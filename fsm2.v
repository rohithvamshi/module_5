==> flow/design.v <==
module fsm_2(
 input clk,
input arst,
input [15:0]s_data,
input s_valid,
input s_last,
output s_ready,
input [7:0]s_keep,
output  reg [15:0] m_data,
output reg m_valid,
output reg m_last,
input  m_ready,
output reg [7:0]m_keep,
input rd_en,
input [11:0]mem,
output reg last
    );
    reg [11:0]n=0;reg [6:0]temp,tem;
    reg [3:0]fifo[128:0];
    reg[11:0]count;
    reg [6:0]wr_ptr,rd_ptr;
    reg [3:0]state,next_state;
    parameter s0=3'd0,s1=3'd1,s2=3'd2,s3=3'd3,s4=3'd4,idle=3'd5;
    assign s_ready=m_ready;
    always@(posedge clk)
    begin
    if(~arst) begin
    wr_ptr<=0;rd_ptr<=0;count<=0;
    state<=idle;end
    else
    state<=next_state;
    end
    always@(posedge clk)
    begin
    case(state)
    idle:begin
           next_state=s0;
        end
    s0:begin
          if(s_valid & s_ready)
          begin
            if(s_keep==7'd0)
            next_state=s0;
            else if(s_keep==7'd4)
            next_state=s1;
            else if(s_keep==7'd8)
            next_state=s2;
            else if(s_keep==7'd12)
            next_state=s3;
            else if(s_keep==7'd16)
            next_state=s4;
          end
        end
     s1:begin
           if(s_valid & s_ready)
              begin
                if(s_keep==7'd0)
                next_state=s0;
                else if(s_keep==7'd4)
                next_state=s1;
                else if(s_keep==7'd8)
                next_state=s2;
                else if(s_keep==7'd12)
                next_state=s3;
                else if(s_keep==7'd16)
                next_state=s4;
              end
        end
     s2:begin
          if(s_valid & s_ready)
             begin
               if(s_keep==7'd0)
                 next_state=s0;
                 else if(s_keep==7'd4)
                  next_state=s1;
                  else if(s_keep==7'd8)
                  next_state=s2;
                  else if(s_keep==7'd12)
                   next_state=s3;
                   else if(s_keep==7'd16)
                  next_state=s4;
               end
         end
   s3:begin
     if(s_valid & s_ready)
          begin
            if(s_keep==7'd0)
            next_state=s0;
            else if(s_keep==7'd4)
            next_state=s1;
            else if(s_keep==7'd8)
            next_state=s2;
            else if(s_keep==7'd12)
            next_state=s3;
            else if(s_keep==7'd16)
            next_state=s4;
          end 
          end      
    s4:begin
    if(s_valid & s_ready)
              begin
                if(s_keep==7'd0)
                next_state=s0;
                else if(s_keep==7'd4)
                next_state=s1;
                else if(s_keep==7'd8)
                next_state=s2;
                else if(s_keep==7'd12)
                next_state=s3;
                else if(s_keep==7'd16)
                next_state=s4;
              end
       end          
    endcase
    end
    always@(posedge clk)
    begin
    case(next_state)
    s0:begin
        wr_ptr<=0;
       end
    s1:begin
       fifo[wr_ptr]<=s_data[3:0];
       wr_ptr<=wr_ptr+1;   
       end
    s2:begin
       fifo[wr_ptr]<=s_data[3:0];
       fifo[wr_ptr+1]<=s_data[7:4];
       wr_ptr<=wr_ptr+2;
       end
    s3:begin
       fifo[wr_ptr]<=s_data[3:0];
       fifo[wr_ptr+1]<=s_data[7:4];
       fifo[wr_ptr+2]<=s_data[12:8];
       wr_ptr<=wr_ptr+3;
       end
    s4:begin
          fifo[wr_ptr]<=s_data[3:0];
           fifo[wr_ptr+1]<=s_data[7:4];
           fifo[wr_ptr+2]<=s_data[11:8];
           fifo[wr_ptr+3]<=s_data[15:12];
           wr_ptr<=wr_ptr+4;
       end
    endcase
    end
    always@(posedge clk)
    begin
    case(next_state)
    s0:tem=0;
    s1:tem=1;
    s2:tem=2;
    s3:tem=3;
    s4:tem=4;
    endcase
    end
     always@(posedge clk)
        begin
             if(s_last==1)
               begin
                 temp<=wr_ptr;
               end
        end
        always@(posedge clk)
          begin
            if(rd_en & m_ready)
              begin
                 if(temp==rd_ptr ) 
                    begin
                       m_data={{fifo[rd_ptr+3]},{fifo[rd_ptr+2]},{fifo[rd_ptr+1]},{fifo[rd_ptr]}};
                       rd_ptr<=rd_ptr+4;
                       m_keep<=7'd16;
                       m_valid<=1;
                       m_last=1; 
                       count=0;
                    end
               else if(temp==rd_ptr+1)
                    begin
                        m_data<={{4'b0},{4'b0},{4'b0},{fifo[rd_ptr]}};
                        rd_ptr<=rd_ptr+1;
                        m_keep<=7'd4;
                        m_valid<=1;m_last=1;
                         temp=0;  
                        count=0;      
                    end
              else if(temp==rd_ptr+2)
                   begin
                       m_data<={{4'b0},{4'b0},{fifo[rd_ptr+1]},{fifo[rd_ptr]}};
                       rd_ptr<=rd_ptr+2;
                       m_keep<=7'd8;
                       m_valid<=1;
                       m_last=1; 
                       temp=0; 
                       count=0; 
                  end
             else if(temp==rd_ptr+3)
                   begin          
                      m_data<={{4'b0},{fifo[rd_ptr+2]},{fifo[rd_ptr+1]},{fifo[rd_ptr]}};
                      rd_ptr<=rd_ptr+3;
                      m_keep<=7'd12;
                      m_valid<=1;
                      m_last=1; 
                       temp=0; 
                      count=0; 
                   end 
            else
                   begin 
                       if(count+4==mem)
                       begin
                          m_data<={{4'b0},{4'b0},{4'b0},{fifo[rd_ptr]}};
                          rd_ptr<=rd_ptr+1;
                          m_keep<=7'd4;
                          m_valid<=1;
                          count<=0;
                         last<=1; 
                       end
                       else if(count+8==mem)
                                              begin
                                                 m_data<={{4'b0},{4'b0},{fifo[rd_ptr+1]},{fifo[rd_ptr]}};
                                                 rd_ptr<=rd_ptr+2;
                                                 m_keep<=7'd8;
                                                 m_valid<=1;
                                                 count<=0;
                                                last<=1; 
                                              end
                        else if(count+12==mem)
                            begin
                                  m_data<={{4'b0},{fifo[rd_ptr+2]},{fifo[rd_ptr+1]},{fifo[rd_ptr]}};
                                  rd_ptr<=rd_ptr+3;
                                  m_keep<=7'd12;
                                  m_valid<=1;
                                  count<=0;
                                   last<=1; 
                                                                    end
                       else if(count<mem)
                                              begin
                                              m_data<={{fifo[rd_ptr+3],{fifo[rd_ptr+2]},{fifo[rd_ptr+1]},{fifo[rd_ptr]}}};
                                              rd_ptr<=rd_ptr+4;
                                              m_keep<=7'd16;
                                              m_valid<=1;
                                              m_last=0;
                                              count=count+16;
                                              end
                       if(count<mem)
                       last<=0;
                       else
                       begin
                       last<=1;
                       end                   
                   end
        end
        else
                begin
                m_data<=0;
                m_valid<=0;
                m_last<=0;
                m_keep=0;
                last<=0;
                end
        end
endmodule
From RTL to reports: fsm_2 --
The steps from the RTL of fsm_2 to its reports follow in flow order. Lines are those of the file above, counted from 1. The mark -- stands for no value.
Inputs: design top fsm_2, clock input clk, standard-cell library sky130hd, timing corner tt_025C_1v80

Word level --
Yosys after proc, flatten, opt, wreduce and memory -nomap, before mapping. Memory bits, and registers merged into a memory's read port (data or address), are not among the register bits. Print and check cells are not counted. Memory sizes are those after Yosys's memory passes, which may raise the word count (mostly to a power of two), join words into wider ones and drop unused or constant bits.
Cells by class: add/subtract/negate cells 0, multipliers 0, divide/modulo/power cells 0, magnitude comparators 0, eq/ne operators 15, shift-type cells 0, muxes and demuxes 27, bitwise gates (word level) 8, reductions and logical operators 9
Operators with widths (number):
- 4-bit two-way mux | 22
- 4-bit by 2-bit == test with 1-bit output with constant B | 4
- 8-bit by 4-bit == test with 1-bit output with constant B | 2
- 4-bit by 3-bit == test with 1-bit output with constant B | 3
- 4-bit by 1-bit == test with 1-bit output with constant B | 2
- 8-bit by 3-bit == test with 1-bit output with constant B | 1
- 8-bit by 5-bit == test with 1-bit output with constant B | 1
- 8-bit logical NOT | 1
- 4-bit parallel mux with 2-bit select | 1
- 1-bit bitwise OR | 6
- 6-bit by 1-bit != test with 1-bit output with constant B | 1
- 6-bit nonzero test | 1
- 5-bit OR reduction | 1
- 1-bit logical NOT | 4
- 4-bit logical NOT | 1
- 1-bit two-way mux | 4
- 3-bit AND reduction | 1
- 1-bit bitwise AND | 2
- 2-bit by 1-bit != test with 1-bit output with constant B | 1
Storage and ports: bits in registers 9, latch bits 0, RAM bits 528, bits in read-only memories 0, memory cells 1, input bits 42, word-level cells 63
Memories:
- fifo | depth 132, bits a word 4, line 19 | reg [3:0]fifo[128:0];

Depth --
Yosys ltp: most cells in a row. Word level: on the elaborated netlist, between registers, memories and ports. Mapped: between sequential cells and ports; inverters and the memories' decode and read muxes count.
Depth: depth in word-level cells 8, ABC_AREA 0, mapped depth 3, gate-level depth less buffers 3

Mapped cells and area --
Yosys stat after the flow's synthesis: flattened, memories mapped to cells. It holds for the ABC_AREA given above (unset counts as 0); a run with the other value may have another netlist.
Cell types (number):
- sky130_fd_sc_hd__edfxtp_1 | 19
- sky130_fd_sc_hd__dfxtp_1 | 20
- sky130_fd_sc_hd__and3_1 | 18
- sky130_fd_sc_hd__buf_4 | 11
- sky130_fd_sc_hd__nand3b_1 | 2
- sky130_fd_sc_hd__o21ai_0 | 3
- sky130_fd_sc_hd__and2_1 | 2
- sky130_fd_sc_hd__nand2b_1 | 2
- sky130_fd_sc_hd__nor3b_2 | 1
- sky130_fd_sc_hd__nor4_2 | 1
- sky130_fd_sc_hd__inv_1 | 3
- sky130_fd_sc_hd__a221oi_1 | 1
- sky130_fd_sc_hd__xnor2_1 | 1
- sky130_fd_sc_hd__a22oi_1 | 1
- sky130_fd_sc_hd__clkbuf_1 | 2
- sky130_fd_sc_hd__nand2_1 | 2
- sky130_fd_sc_hd__nor2_1 | 2
- sky130_fd_sc_hd__conb_1 | 1
Mapped netlist: cell count 92, cell area after synthesis 1308.8 µm², area of sequential cells 970.9 µm², flip-flop cells 39, buffers 13

Worst setup path after synthesis --
OpenSTA on the mapped netlist: ideal clock, no wires. The path of least setup slack (recovery checks aside). Input and output delay are each 20% of the period. Register names are those of the netlist, which keeps one name where synthesis merged equal registers.
Timing post-synthesis: path type input to register, from input port s_keep[7], to register next_state[0], clock period 3.08 ns, input delay 0.616 ns, library setup time 0.362 ns, time at the first pin 0.616 ns, data arrival time 1.384 ns, required time 2.718 ns, slack 1.334 ns, delay of the path 1.130 ns, stages 3, synthesis period reached 1.746 ns
"delay of the path" is the arrival time less input delay plus setup time. "stages" counts driving pins, that of a launching flip-flop among them; a cell with two outputs on the path counts twice. "synthesis period reached" = period - worst setup slack (recovery checks aside). The figure is calculated, with input and output delays left at 20% of the set period. Between the ends stands the longest chain of elaborated cells between them, by number of cells; it is not shown to be the way that was timed. Of several equally long chains one is given. A line is the first line of the expression or statement that the cell stems from. Yosys adds cells for indexed reads and writes and turns some case tables into memories. A register here has more assigning lines than the two given. The path ends at the enable pin of a flip-flop; only ways to that pin are counted.
Between the ends, post-synthesis: cell sequence sky130_fd_sc_hd__nor4_2 -> sky130_fd_sc_hd__nand3b_1 -> sky130_fd_sc_hd__a221oi_1, length of the longest elaborated chain 3, elaborated cells between the ends (all ways) 7
RTL lines, path post-synthesis:
- start: declaration | line 8 | input [7:0]s_keep,
- 8-bit logical NOT | line 102 | if(s_keep==7'd0)
- 6-bit by 1-bit != test with 1-bit output
- 3-bit AND reduction
- end: assignment | line 103 | next_state=s0;
- end: assignment | line 105 | next_state=s1;
- end: declaration | line 22 | reg [3:0]state,next_state;

Worst path after layout --
Path of least setup slack in the final report of record 1 (OpenROAD, finished layout, wires in). Where an end is a register, its clock arrival counts in the times.
Timing post-layout: path type input to output, from input port m_ready, to output port s_ready, clock period 1.59 ns, input delay 0.32 ns, external output delay 0.32 ns, time at the first pin 0.32 ns, data arrival time 1.10 ns, required time 1.27 ns, slack 0.17 ns, stages 2
Between the ends, post-layout: cell sequence sky130_fd_sc_hd__clkdlybuf4s50_1 -> sky130_fd_sc_hd__dlygate4sd2_1, length of the longest elaborated chain 0, elaborated cells between the ends (all ways) 0
RTL lines, path post-layout:
- start: declaration | line 12 | input  m_ready,
- end: declaration | line 7 | output s_ready,

==> runs of fsm_2 <==
Module fsm_2, platform sky130hd: 2 stored runs of the flow (Yosys, OpenROAD) with differing settings, in no particular order. Input and output delays are each 20% of the period that was set; the output load is 0.01 pF.
By "achieved clock period" is meant the clock period of the run minus its worst setup slack. This is arithmetic on one report: input and output delays are still those of the set period (20% each).
"power consumption" is the tool's figure for a default switching activity; nothing was simulated.

* Record 1 | settings: period_ns 1.59; CORE_UTILIZATION 47; SETUP_SLACK_MARGIN 0.12; PLACE_DENSITY_LB_ADDON 0.03; CORE_MARGIN 8; CELL_PAD_IN_SITES_GLOBAL_PLACEMENT 2; CTS_CLUSTER_DIAMETER 148; CAP_MARGIN 20; SLEW_MARGIN 20 | results: mapped cell area after synthesis 1308.8 µm²; die footprint 4729.3 µm²; final utilization 67.7%; worst slack on setup checks 0.171 ns; worst hold slack in the final report 0.483 ns; power consumption 1840 uW; achieved clock period 1.419 ns
* Record 2 | settings: period_ns 1.01; CAP_MARGIN 20; CORE_MARGIN 2; CORE_UTILIZATION 40; SLEW_MARGIN 20 | results: mapped cell area after synthesis 1308.8 µm²; die footprint 3745.4 µm²; final utilization 64.1%; worst slack on setup checks -0.139 ns; worst hold slack in the final report 0.327 ns; power consumption 3208 uW; achieved clock period 1.149 ns
